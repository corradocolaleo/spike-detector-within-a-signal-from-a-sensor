==> flow/design.v <==
`timescale 1ns / 1ps
module iir (input logic clk, rst, 
        input logic signed  [10:0] x,
        output logic signed [10:0] z);
logic signed [10:0] yreg;
logic signed [10:0] y_intermedia;
always_ff @(posedge clk)
begin
        if (rst)
                yreg <= '0;
        else
                yreg <=x;
end
iir_section1 iir1 (.clk(clk),.rst(rst),.x(yreg),.y(y_intermedia));
iir_section2 iir2 (.clk(clk),.rst(rst),.x(y_intermedia),.y(z));
endmodule
`timescale 1ns / 1ps
module iir_section1 (input logic clk, rst, 
        input logic signed  [10:0] x,
        output logic signed [10:0] y);
localparam logic signed [11:0] b0=12'sb000000011100;
localparam logic signed [11:0] b1=12'sb000000100001;
localparam logic signed [11:0] b2=12'sb000000011100;
localparam logic signed [11:0] ma1=12'sb011000101001;  
localparam logic signed [11:0] ma2=12'sb110101101110;  
localparam logic signed [20:0] round_const=21'sb000000000001000000000;  
logic signed [10:0] x1;
logic signed [10:0] x2;
logic signed [10:0] y0;
logic signed [10:0] y1;
logic signed [10:0] y2;
logic signed [22:0] t0;
logic signed [22:0] t1;
logic signed [22:0] t2;
logic signed [22:0] t3;
logic signed [22:0] t4;
logic signed [22:0] tout;
logic signed [20:0] t_troncato;
logic signed [20:0] temp;
always_ff @(posedge clk)
begin
        if (rst)
                begin
                        x1<='0;
                        x2<='0;
                        y<='0;
                        y1<='0;
                        y2<='0;       
                end
        else
                begin
                        x1<=x;
                        x2<=x1;
                        y2<=y1;
                        y1<=y0;
                        y<=y0;
                end
end
assign t0 = b0*x;
assign t1= x1 * b1;
assign t2 = x2 * b2;
assign t3 = y1 * ma1;
assign t4 = y2 * ma2;
assign tout = t0 + t1 + t2 + t3 + t4;
assign t_troncato = signed '(tout[20:0]);
assign temp = t_troncato + round_const;
assign y0 = signed '(temp[20:10]);
endmodule
`timescale 1ns / 1ps
module iir_section2 (input logic clk, rst, 
        input logic signed  [10:0] x,
        output logic signed [10:0] y);
localparam logic signed [11:0] b0=12'sb000000101111;
localparam logic signed [11:0] b1=12'sb111111110010;
localparam logic signed [11:0] b2=12'sb000000101111;
localparam logic signed [11:0] ma1=12'sb011000001000;
localparam logic signed [11:0] ma2=12'sb110010001111;
localparam logic signed [20:0] round_const=21'sb000000000001000000000; 
logic signed [10:0] x1;
logic signed [10:0] x2;
logic signed [10:0] y0;
logic signed [10:0] y1;
logic signed [10:0] y2;
logic signed [22:0] t0;
logic signed [22:0] t1;
logic signed [22:0] t2;
logic signed [22:0] t3;
logic signed [22:0] t4;
logic signed [22:0] tout;
logic signed [20:0] t_troncato;
logic signed [20:0] temp;
always_ff @(posedge clk)
begin
        if (rst)
                begin
                        x1<='0;
                        x2<='0;
                        y<='0;
                        y1<='0;
                        y2<='0;       
                end
        else
                begin
                        x1<=x;
                        x2<=x1;
                        y2<=y1;
                        y1<=y0;
                        y<=y0;
                end
end
assign t0 = b0*x;
assign t1= x1 * b1;
assign t2 = x2 * b2;
assign t3 = y1 * ma1;
assign t4 = y2 * ma2;
assign tout = t0 + t1 + t2 + t3 + t4;
assign t_troncato = signed '(tout[20:0]);
assign temp = t_troncato + round_const;
assign y0 = signed '(temp[20:10]);
endmodule
`timescale 1ns / 1ps
module aso (input logic clk, rst, 
        input logic signed  [10:0] z,
        output logic signed [11:0] p);
localparam logic signed [21:0] round_const=signed'({12'b0,1'b1, 9'b0});
logic signed [10:0] z0,z1,z2,z3,z4,t1;
logic signed [21:0] t2,temp;
logic signed [11:0] p1;
always_ff @(posedge clk)
begin
        if (rst)
                begin
                        z0<='0;
                        z1<='0;
                        z2<='0;
                        z3<='0;
                        z4<='0;
                        p<='0;
                end
        else
                begin
                        z0<=z;
                        z1<=z0;
                        z2<=z1;
                        z3<=z2;
                        z4<=z3;
                        p<=p1;
                end
end
always_comb 
begin
        t1 = z0-z4;
        t2 = t1 * z0;
        temp = t2 + round_const;
        p1 = signed'(temp[21:10]);
end
endmodule
`timescale 1ns / 1ps
module enfasi (input logic clk, rst,
               input logic signed  [10:0] z,
               output logic signed [11:0] q);
logic signed [11:0] p;
aso D1 (.clk(clk),.rst(rst),.p(p),.z(z));
fir D2 (.clk(clk),.rst(rst),.p(p),.q(q));
endmodule
`timescale 1ns / 1ps
module fir (input logic clk, rst, 
        input logic signed  [11:0] p,
        output logic signed [11:0] q);
localparam logic signed [9:0] b0=10'sb0000010101;
localparam logic signed [9:0] b1=10'sb0001000011;
localparam logic signed [9:0] b2=10'sb0010101010;
localparam logic signed [9:0] b3=10'sb0011111101;
localparam logic signed [9:0] b4=10'sb0011111101;
localparam logic signed [9:0] b5=10'sb0010101010;
localparam logic signed [9:0] b6=10'sb0001000011;
localparam logic signed [9:0] b7=10'sb0000010101;
localparam logic signed [21:0] round_const=signed'({12'b0,1'b1, 9'b0});
logic signed [11:0] p0,p1,p2,p3,p4,p5,p6,p7,q1;
logic signed [21:0] r0,r1,r2,r3,r4,r5,r6,r7,t_sum,temp;
always_ff @(posedge clk)
begin
        if (rst)
                begin
                        p0<='0;
                        p1<='0;
                        p2<='0;
                        p3<='0;
                        p4<='0;
                        p5<='0;
                        p6<='0;
                        p7<='0;
                        q<='0;
                end
        else
                begin
                        p0<=p;
                        p1<=p0;
                        p2<=p1;
                        p3<=p2;
                        p4<=p3;
                        p5<=p4;
                        p6<=p5;
                        p7<=p6;
                        q<=q1;
                end
end
always_comb 
begin
        r0 = b0 * p0;
        r1 = b1 * p1;
        r2 = b2 * p2;
        r3 = b3 * p3;
        r4 = b4 * p4;
        r5 = b5 * p5;
        r6 = b6 * p6;
        r7 = b7 * p7;
        t_sum = r0+r1+r2+r3+r4+r5+r6+r7;
        temp = t_sum + round_const;
        q1 = signed '(temp[21:10]);
end
endmodule
`timescale 1ns/1ps
module top (input logic clk, rst,
            input logic enable, din,
            input logic signed [10:0] x,
            output logic spike);
logic signed [10:0] output_iir;
logic signed [11:0] output_enfasi;
iir blocco1 (.clk(clk),.rst(rst),.x(x),.z(output_iir));
enfasi blocco2(.clk(clk),.rst(rst),.z(output_iir),.q(output_enfasi));
detector blocco3(.clk(clk),.rst(rst),.enable(enable),.din(din),.q(output_enfasi),.spike(spike));
endmodule
`timescale 1ns/1ps
module detector(input logic clk, rst,
               input logic enable, din,
               input logic signed [11:0] q,
               output logic spike);
logic signed [11:0] soglia;
ser_par m1 (.*);
fsm m2 (.*);
endmodule
`timescale 1ns/1ps
module fsm(input logic clk, rst,
          input logic signed [11:0] q, soglia,
          output logic spike);
typedef enum logic [2:0] {S0, S1, S2, S3, S4, Z2, Z3} stato_t;
stato_t stato_corrente, stato_futuro;
logic r;
always_comb 
    begin
        if (q>=soglia)
            r = 1'b 1;
        else
            r = 1'b 0;
    end
always_comb
    begin
        case (stato_corrente)
            S0: stato_futuro = (r)?S1:S0;
            S1: stato_futuro = (r)?S2:Z2;
            S2: stato_futuro = (r)?S3:Z3;
            S3: stato_futuro = S4;
            S4: stato_futuro = (r)?S4:S0;
            Z2: stato_futuro = (r)?S0:Z3;
            Z3: stato_futuro = (r)?S4:S0;
            default:
                stato_futuro = S0;
        endcase
    end
always_ff @(posedge clk)
    begin
        if (rst)
            stato_corrente <= S0;
        else
            stato_corrente <= stato_futuro;
    end
    assign spike = stato_corrente == S4;
endmodule
`timescale 1ns/1ps
module ser_par(input logic clk, rst,
               input logic enable, din,
               output logic signed [11:0] soglia);
logic signed [11:0] temp;
always_ff @(posedge clk)
begin
    if (rst)
        begin
            temp <='0;
        end
    else if (enable)
        begin
            temp[11:1]<=temp[10:0];
            temp[0]<=din;
        end
end
assign soglia = temp;
endmodule
# Tool chain data of top
# The steps from the RTL of top to its reports follow in flow order.
# Lines are those of the file above, counted from 1.
# Cell names lack the library's common part.
inputs:
  top: "top"
  clock_port: "clk"
  lib: "sky130hd"
  pvt_corner: "tt_025C_1v80"

# Word-level counts
# Source: Yosys, flattened and elaborated, memories not mapped. Widths are those after wreduce; folded enables and synchronous resets count as part of the registers. Registers that Yosys merges into a memory's read port (data or address) are not register bits. Print and check cells do not count. Equal cells are merged and count once.
op_classes:
  addsub: 20
  mul: 19
  compare: 1
  eq_ne: 6
  muxes: 7
  reduce_and_logical: 2
ops:
  columns: ["op", "n"]
  rows:
  - ["8-bit by 12-bit multiplier with 20-bit output (first input constant)", 4]
  - ["9-bit by 12-bit multiplier with 21-bit output (first input constant)", 2]
  - ["11-bit by 7-bit multiplier with 18-bit output (second input constant)", 2]
  - ["11-bit by 11-bit multiplier with 22-bit output", 1]
  - ["11-bit by 11-bit multiplier with 21-bit output (second input constant)", 1]
  - ["11-bit by 12-bit multiplier with 21-bit output (second input constant)", 1]
  - ["6-bit by 12-bit multiplier with 18-bit output (first input constant)", 2]
  - ["11-bit by 10-bit multiplier with 20-bit output (second input constant)", 1]
  - ["11-bit by 9-bit multiplier with 18-bit output (second input constant)", 1]
  - ["7-bit by 11-bit multiplier with 18-bit output (first input constant)", 1]
  - ["11-bit by 4-bit multiplier with 15-bit output (second input constant)", 2]
  - ["22-bit by 21-bit adder with 22-bit output", 3]
  - ["4-bit by 11-bit multiplier with 15-bit output (first input constant)", 1]
  - ["22-bit by 11-bit adder with 22-bit output (second input constant)", 2]
  - ["20-bit by 21-bit adder with 21-bit output", 2]
  - ["21-bit by 11-bit adder with 21-bit output (second input constant)", 2]
  - ["21-bit adder", 2]
  - ["21-bit by 21-bit adder with 22-bit output", 1]
  - ["22-bit by 18-bit adder with 22-bit output", 1]
  - ["22-bit by 20-bit adder with 22-bit output", 1]
  - ["18-bit by 20-bit adder with 21-bit output", 1]
  - ["19-bit by 17-bit adder with 20-bit output", 1]
  - ["19-bit by 18-bit adder with 20-bit output", 1]
  - ["17-bit by 18-bit adder with 19-bit output", 1]
  - ["18-bit by 16-bit adder with 19-bit output", 1]
  - ["3-bit case mux with 6-bit select", 1]
  - ["12-bit >= comparator", 1]
  - ["3-bit two-way mux", 4]
# Other operator kinds: 7; their cells: 11.
word_totals:
  reg_bits: 267
  in_bits: 15
  output_inout_bits: 1
  wordCells: 80

# Depth
# Longest topological path by Yosys (ltp), each cell counted once; first at word level (registers and memories cut), then after technology mapping (sequential cells cut; the memories' decode and read muxes count).
logic_depth:
  word_depth: 9
  ABC_AREA: 0
  mapped_depth: 39
  depth_no_buf: 39

# Mapped cells and area
# Source: synth_stat.txt of the flow (Yosys; design flattened, memories mapped). It holds for the ABC_AREA given above (unset counts as 0); a run with the other value may have another netlist.
# Totals and module areas in this step are rounded.
by_type:
  columns: ["type", "n", "type_area_um2"]
  rows:
  - ["fa_1", 879, 1.76E+04]
  - ["ha_1", 856, 1.07E+04]
  - ["dfxtp_1", 271, 5.43E+03]
  - ["inv_1", 1432, 5.38E+03]
  - ["xnor2_1", 152, 1.33E+03]
  - ["nor2b_1", 162, 1.01E+03]
  - ["nor2_1", 182, 683.155]
  - ["xor2_1", 69, 604.33]
  - ["nand2_1", 110, 412.896]
  - ["a21oi_1", 71, 355.341]
  - ["and2_1", 43, 269.008]
  - ["a21o_1", 26, 195.187]
  - ["o21ai_0", 36, 180.173]
  - ["mux2i_1", 17, 170.163]
  - ["clkbuf_1", 44, 165.158]
  - ["nor3_1", 30, 150.144]
  - ["nand2b_1", 20, 125.12]
  - ["nand3_1", 23, 115.11]
# Other cell types: 49; their cells: 169.
mapped:
  mapped_cells: 4592
  synth_area_um2: 46000
  seq_area_um2: 5400
  ff_cells: 271
  buf_cells: 51
# The figures by module come from a second, unflattened synthesis with its own total; it is not the netlist above.
unflattened:
  hier_cells: 4796
  area_unflattened_um2: 48000
# Each row is one instance without its submodules.
by_module:
  columns: ["module", "instances", "n_cells", "mod_area_um2", "mod_seq_area_um2"]
  rows:
  - ["fir", 1, 1823, 19000, 2200]
  - ["iir_section2", 1, 1011, 10000, 880]
  - ["iir_section1", 1, 1100, 10000, 880]
  - ["aso", 1, 736, 6900, 1300]
  - ["fsm", 1, 65, 570, 140]
  - ["ser_par", 1, 38, 420, 240]
  - ["iir", 1, 23, 340, 220]
  - ["detector", 1, 0, 0.0, 0.0]
  - ["enfasi", 1, 0, 0.0, 0.0]
  - ["top", 1, 0, 0.0, 0.0]

# Path before layout
# Source: OpenSTA report_checks on the synthesized netlist (no wires, ideal clock, input and output delay 20% of the period each), path of least setup slack; recovery checks are left aside. Register names are those of the netlist, which keeps one name where synthesis merged equal registers.
synth_timing:
  path_kind: "register to register"
  startpoint: "reg blocco2.D2.p2[5]"
  endpoint: "reg blocco2.D2.q[11]"
  tclk_ps: 13200
  setup_time_ps: 127
  launch_ps: 0
  arrival_time_ps: 9072
  required_ps: 13073
  path_slack_ps: 4001
  path_delay_ps: 9199
  stages: 39
  path_buffers: 0
  period_less_setup_slack_ps: 9199
# "path_delay_ps" is the arrival time less input delay plus setup time.
# "stages": output pins that drive a net of the path, with the launching flip-flop's if there is one; two outputs of one cell count as two.
# "period_less_setup_slack_ps" is the clock period less the worst setup slack; recovery checks do not enter. This is arithmetic on one report: input and output delays are still those of the set period (20% each).
# The rows between start and end are the longest chain of elaborated cells between them; the timing report does not say that the signal goes this way. Where chains are equally long, one stands for them.
# A line is the first line of the expression or statement that the cell stems from. Yosys adds cells for indexed reads and writes and turns some case tables into memories.
synth_between:
  path_cell_list: "dfxtp_1 ha_1 ha_1 inv_1 fa_1 fa_1 inv_1 ha_1 a21oi_1 nor2b_1 o21a_1 or3_1 a31oi_1 xor2_1 fa_1 inv_1 ha_1 inv_1 (+3 left out) fa_1 fa_1 inv_1 fa_1 inv_1 fa_1 inv_1 fa_1 inv_1 ha_1 a21o_1 a21oi_1 o31ai_2 a41o_1 o21ai_2 a32oi_1 xnor2_1 nor2_1"
  elab_chain_len: 8
  cone_cells: 8
  lines_between: 3
  cone_classes: "add/sub (7); mul (1)"
synth_rtl:
  columns: ["item", "line", "rtl"]
  rows:
  - ["start: declaration", 179, "logic signed [11:0] p0,p1,p2,p3,p4,p5,p6,p7,q1;"]
  - ["start: assignment", 187, "p2<='0;"]
  - ["start: assignment", 199, "p2<=p1;"]
  - ["8-bit by 12-bit multiplier with 20-bit output", 212, "r2 = b2 * p2;"]
  - ["21-bit by 21-bit adder with 22-bit output", 218, "t_sum = r0+r1+r2+r3+r4+r5+r6+r7;"]
  - ["22-bit by 21-bit adder with 22-bit output x3", 218, null]
  - ["22-bit by 20-bit adder with 22-bit output", 218, null]
  - ["22-bit by 18-bit adder with 22-bit output", 218, null]
  - ["22-bit by 11-bit adder with 22-bit output", 219, "temp = t_sum + round_const;"]
  - ["end: assignment", 193, "q<='0;"]
  - ["end: assignment", 205, "q<=q1;"]
  - ["end: declaration", 169, "output logic signed [11:0] q);"]

# Worst path after layout
# Path of least setup slack in the final report of entry A (OpenROAD, finished layout, wires in). Where an end is a register, its clock arrival counts in the times.
# The report prints the path's times to 10 ps; the period is as set.
layout_timing:
  path_kind: "register to register"
  startpoint: "reg blocco2.D2.p2[5]"
  endpoint: "reg blocco2.D2.q[11]"
  tclk_ps: 19300
  setup_time_ps: 150
  launch_ps: 570
  arrival_time_ps: 10270
  required_ps: 19710
  path_slack_ps: 9440
  stages: 39
  path_buffers: 0
# The rows between start and end are the longest chain of elaborated cells between them; the timing report does not say that the signal goes this way. Where chains are equally long, one stands for them.
layout_between:
  path_cell_list: "dfxtp_1 ha_1 ha_1 inv_1 fa_1 fa_1 inv_1 ha_1 a21oi_1 nor2b_1 o21a_1 or3_1 a31oi_1 xor2_1 fa_1 inv_1 ha_1 inv_1 (+3 left out) fa_1 fa_1 inv_1 fa_1 inv_1 fa_1 inv_1 fa_1 inv_1 ha_1 a21o_1 a21oi_1 o31ai_2 a41o_1 o21ai_2 a32oi_1 xnor2_1 nor2_1"
  elab_chain_len: 8
  cone_cells: 8
  lines_between: 3
  cone_classes: "add/sub (7); mul (1)"
layout_rtl:
  columns: ["item", "line", "rtl"]
  rows:
  - ["start: declaration", 179, "logic signed [11:0] p0,p1,p2,p3,p4,p5,p6,p7,q1;"]
  - ["start: assignment", 187, "p2<='0;"]
  - ["start: assignment", 199, "p2<=p1;"]
  - ["8-bit by 12-bit multiplier with 20-bit output", 212, "r2 = b2 * p2;"]
  - ["21-bit by 21-bit adder with 22-bit output", 218, "t_sum = r0+r1+r2+r3+r4+r5+r6+r7;"]
  - ["22-bit by 21-bit adder with 22-bit output x3", 218, null]
  - ["22-bit by 20-bit adder with 22-bit output", 218, null]
  - ["22-bit by 18-bit adder with 22-bit output", 218, null]
  - ["22-bit by 11-bit adder with 22-bit output", 219, "temp = t_sum + round_const;"]
  - ["end: assignment", 193, "q<='0;"]
  - ["end: assignment", 205, "q<=q1;"]
  - ["end: declaration", 169, "output logic signed [11:0] q);"]

# Stored flow runs of top (2 of them; Yosys, OpenROAD, sky130hd). They differ in their settings and are not a sequence. Constraints: input delay and output delay 20% of the set period each, output load 0.01 pF.
# "achieved_clock_period_ps": clock period set for the run, less the worst setup slack. It is reckoned from that one timing run; input and output delays stay at 20% of the period that was set.
# "worst_path_allowed_less_slack_ps" is the time allowed to the run's worst setup path (the clock period less input and output delay, where it has them) less its slack. Clock arrival times count: a late capture clock shortens it, a late launch clock lengthens it.
# "worst_path_allowed_less_slack_ps" is known to 10 ps.
# The results are shown rounded.
runs:
  - name: "entry A"
    settings:
      period_ns: 19.3
      CORE_UTILIZATION: 51
      PLACE_DENSITY_LB_ADDON: 0.22
      CORE_MARGIN: 6
      TNS_END_PERCENT: 35
      GPL_ROUTABILITY_DRIVEN: 0
      CTS_CLUSTER_SIZE: 84
      CAP_MARGIN: 25
      MIN_ROUTING_LAYER: "met1"
      SLEW_MARGIN: 20
    results:
      yosys_chip_area_um2: 46000
      die_area_um2: 98000
      final_cell_area_um2: 49000
      worstSetupSlack_ps: 9400
      final_setup_tns_ps: 0
      worst_hold_slack_ps: 420
      achieved_clock_period_ps: 9858
      worst_path_allowed_less_slack_ps: 9860
      critical_path_type: "register to register"
  - name: "entry B"
    settings:
      period_ns: 11.5
      SETUP_SLACK_MARGIN: -1.09
      CAP_MARGIN: 20
      CORE_MARGIN: 2
      CORE_UTILIZATION: 40
      SLEW_MARGIN: 20
    results:
      yosys_chip_area_um2: 46000
      die_area_um2: 120000
      final_cell_area_um2: 50000
      worstSetupSlack_ps: 1600
      final_setup_tns_ps: 0
      worst_hold_slack_ps: 430
      achieved_clock_period_ps: 9876
      worst_path_allowed_less_slack_ps: 9880
      critical_path_type: "register to register"
